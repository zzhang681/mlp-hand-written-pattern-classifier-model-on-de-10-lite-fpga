==> flow/design.v <==
`timescale  1 ns / 1 ps
module avalonbridge_pipe_stage_buffered
    #(
                    parameter c_TDATA_WIDTH=128
    )
    (
                    input wire i_axis_aclk,
                    input wire i_axis_aresetn,
                    input wire i_s_axis_tvalid,
                    output wire o_s_axis_tready,
                    input wire [c_TDATA_WIDTH-1:0] i_s_axis_tdata,
                    output wire o_m_axis_tvalid,
                    input wire i_m_axis_tready,
                    output wire [c_TDATA_WIDTH-1:0] o_m_axis_tdata
);     
    reg [c_TDATA_WIDTH-1:0] data_bank_a = 0;
    reg [c_TDATA_WIDTH-1:0] data_bank_b = 0;
    reg bank_a_valid = 1'b0;
    reg bank_b_valid = 1'b0;
    reg write_bank_a_nb = 1'b1;  
    reg read_bank_a_nb = 1'b1;
    assign o_s_axis_tready = (write_bank_a_nb) ? (!bank_a_valid) : (!bank_b_valid);
    assign o_m_axis_tvalid = (read_bank_a_nb) ? (bank_a_valid) : (bank_b_valid);
    assign o_m_axis_tdata = (read_bank_a_nb) ? (data_bank_a) : (data_bank_b);
    always @(posedge i_axis_aclk)
    begin
        if(i_s_axis_tvalid & o_s_axis_tready)
        begin
            if(write_bank_a_nb)
                data_bank_a <= i_s_axis_tdata;
            else
                data_bank_b <= i_s_axis_tdata;
            write_bank_a_nb <= ~write_bank_a_nb;
        end
    end
    always @(posedge i_axis_aclk)
    begin
        if(o_m_axis_tvalid & i_m_axis_tready)
        begin
            read_bank_a_nb <= ~read_bank_a_nb;
        end
    end
    always @(posedge i_axis_aclk)
    begin
			begin
        if(i_s_axis_tvalid & o_s_axis_tready & write_bank_a_nb)
            bank_a_valid <= 1'b1;
        else if(o_m_axis_tvalid & i_m_axis_tready & read_bank_a_nb)
            bank_a_valid <= 1'b0;
        if(i_s_axis_tvalid & o_s_axis_tready & (!write_bank_a_nb))
            bank_b_valid <= 1'b1;
        else if(o_m_axis_tvalid & i_m_axis_tready & (!read_bank_a_nb))
            bank_b_valid <= 1'b0;
			end
    end
endmodule 
== Step by step through the tools: avalonbridge_pipe_stage_buffered ==
What the tools print for avalonbridge_pipe_stage_buffered, step after step.
Lines are those of the file above, counted from 1.
The mark - stands for no value.
Set-up
  top module: avalonbridge_pipe_stage_buffered
  clock: i_axis_aclk
  library: sky130hd
  timing corner: tt_025C_1v80

== Elaborated design ==
Yosys after proc, flatten, opt, wreduce and memory -nomap, before mapping. Enables and synchronous resets that opt folds into registers are not counted as muxes. Memory bits, and registers merged into a memory's read port (data or address), are not among the register bits. Print and check cells are not counted. Equal cells are merged and count once.
Word-level totals
  cells after elaboration: 23
  word width x clocked read ports: 0
  bits in read-only memories: 0
  memory bits (writable): 0
  memory cells: 0
  bits in latches: 0
  register bits: 260
Cells by class
  add/subtract/negate cells: 0
  reduce/logical cells: 6
  bitwise operators: 8
  magnitude comparators: 0
  muxes and demuxes: 3
  equal/unequal tests: 0
  divide/modulo/power cells: 0
  shift-type cells: 0
  $mul: 0
Operators with widths (count)
  two-way mux 128 bit: 1
  bitwise AND 1 bit: 6
  logical NOT 1 bit: 4
  AND reduction 2 bit: 2
  NOT 1 bit: 2
  two-way mux 1 bit: 2

== Depth ==
Longest topological path by Yosys (ltp), each cell counted once; first at word level (registers and memories cut), then after technology mapping (sequential cells cut; the memories' decode and read muxes count).
Logic depth
  word-level depth: 4
  ABC_AREA: 0
  gate-level depth with buffers: 4
  mapped depth without buffers: 2

== Netlist ==
The flow's flattened synthesis, as Yosys stat reports it; memories are mapped. The netlist is that of the ABC_AREA named above (0 if unset); the other value can give another one.
The area totals of this step are shown rounded.
Cells by type
  sky130_fd_sc_hd__edfxtp_1: count 258, area in all 7747.43 sq um
  sky130_fd_sc_hd__mux2_4: count 88, area in all 1.32E+03 sq um
  sky130_fd_sc_hd__mux2_2: count 41, area in all 461.693 sq um
  sky130_fd_sc_hd__buf_6: count 10, area in all 112.608 sq um
  sky130_fd_sc_hd__dfxtp_1: count 2, area in all 40.038 sq um
  sky130_fd_sc_hd__buf_2: count 4, area in all 20.019 sq um
  sky130_fd_sc_hd__buf_8: count 1, area in all 15.014 sq um
  sky130_fd_sc_hd__and2_1: count 2, area in all 12.512 sq um
  sky130_fd_sc_hd__mux2i_1: count 1, area in all 10.01 sq um
  sky130_fd_sc_hd__a21o_1: count 1, area in all 7.507 sq um
  sky130_fd_sc_hd__inv_1: count 2, area in all 7.507 sq um
  sky130_fd_sc_hd__nor3b_1: count 1, area in all 7.507 sq um
  sky130_fd_sc_hd__a31oi_1: count 1, area in all 6.256 sq um
  sky130_fd_sc_hd__nand2b_1: count 1, area in all 6.256 sq um
  sky130_fd_sc_hd__a21oi_1: count 1, area in all 5.005 sq um
  sky130_fd_sc_hd__nand2_1: count 1, area in all 3.754 sq um
  sky130_fd_sc_hd__nor2_1: count 1, area in all 3.754 sq um
Synthesis totals
  mapped area: 9790 sq um
  sequential area: 7790 sq um
  cell count: 416
  flip-flops: 260

== Path before layout ==
Path of least setup slack by OpenSTA after synthesis, without wires, with an ideal clock, recovery checks aside; 20% of the period is set as input and as output delay. Where synthesis merged equal registers, the netlist keeps one of their names.
Timing path post-synthesis
  kind: input-to-reg
  start: input i_s_axis_tvalid
  end: register data_bank_b[0]
  period: 18500 ps
  data arrival time: 12908 ps
  slack: 4791 ps
  path buffers: 0
  stages: 1
  delay of the path: 10009 ps
  data required time: 17699 ps
  period reached after synthesis: 13709 ps
"delay of the path" is the arrival time less input delay plus setup time.
"stages": output pins that drive a net of the path, with the launching flip-flop's if there is one; two outputs of one cell count as two.
"period reached after synthesis" is the clock period less the worst setup slack; recovery checks do not enter. This is arithmetic on one report: input and output delays are still those of the set period (20% each).
Between the ends stands the longest chain of elaborated cells between them, by number of cells; it is not shown to be the way that was timed. Of several equally long chains one is given.
Each line given opens the expression or statement behind the cell; cells for indexed reads and writes are added by Yosys, which also makes memories of some case tables.
Between the ends, post-synthesis
  path through: sky130_fd_sc_hd__nor3b_1
  length of the longest elaborated chain: 2
Ends and longest elaborated chain, post-synthesis
  from (decl): line 9  | input wire i_s_axis_tvalid,
  bitwise AND 1 bit: line 27  | if(i_s_axis_tvalid & o_s_axis_tready)
  AND reduction 2 bit
  to (assign): line 32  | data_bank_b <= i_s_axis_tdata;
  to (decl): line 17  | reg [c_TDATA_WIDTH-1:0] data_bank_b = 0;

== Timing after layout ==
Path of least setup slack in the final report of record 1 (OpenROAD, finished layout, wires in). Where an end is a register, its clock arrival counts in the times.
The report prints the path's times to 10 ps; the period is as set.
Timing path after layout
  kind: reg-to-output
  start: register read_bank_a_nb
  end: output o_m_axis_tdata[21]
  slack: 4380 ps
  external output delay: 1820 ps
  data required time: 7300 ps
  period: 9120 ps
  stages: 5
  path buffers: 3
  data arrival time: 2920 ps
Between the ends stands the longest chain of elaborated cells between them, by number of cells; it is not shown to be the way that was timed. Of several equally long chains one is given.
Between the ends, after layout
  path through: sky130_fd_sc_hd__edfxtp_1 -> sky130_fd_sc_hd__buf_4 -> sky130_fd_sc_hd__buf_4 -> sky130_fd_sc_hd__mux2_2 -> sky130_fd_sc_hd__clkdlybuf4s50_1
  length of the longest elaborated chain: 1
Ends and longest elaborated chain, after layout
  from (decl): line 21  | reg read_bank_a_nb = 1'b1;
  from (assign): line 40  | read_bank_a_nb <= ~read_bank_a_nb;
  two-way mux 128 bit: line 24  | assign o_m_axis_tdata = (read_bank_a_nb) ? (data_bank_a) : (data_bank_b);
  to (decl): line 14  | output wire [c_TDATA_WIDTH-1:0] o_m_axis_tdata

Module avalonbridge_pipe_stage_buffered, platform sky130hd: 2 stored runs of the flow (Yosys, OpenROAD) with differing settings, in no particular order. Input and output delays are each 20% of the period that was set; the output load is 0.01 pF.
"period reached" is the run's clock period less its worst setup slack. It is reckoned from that one timing run; input and output delays stay at 20% of the period that was set.
By "time on the worst setup path" is meant the share of the clock period that the worst setup path is allowed (20% is reserved at inputs, 20% at outputs), minus its slack. Clock arrival times at its registers enter into it.
"time on the worst setup path" is known to 10 ps.
Values from the reports are rounded here.

==> record 1: settings <==
{ "period_ns": 9.12, "CAP_MARGIN": 20, "CORE_MARGIN": 2, "CORE_UTILIZATION": 40, "SLEW_MARGIN": 20 }
==> record 1: results <==
synthesized cell area: 9790 sq um
die size: 25700 sq um
time on the worst setup path: 2920 ps
type of the worst setup path: reg-to-output
utilization: 56.4 %
period reached: 4744 ps
setup slack of the worst path: 4380 ps

==> record 2: settings <==
{ "period_ns": 9.27, "CORE_UTILIZATION": 69, "PLACE_DENSITY_LB_ADDON": 0.01, "CELL_PAD_IN_SITES_DETAIL_PLACEMENT": 1, "MIN_ROUTING_LAYER": "met1", "CAP_MARGIN": 20, "CORE_MARGIN": 2, "SLEW_MARGIN": 20 }
==> record 2: results <==
not finished: placement ended with a tool error
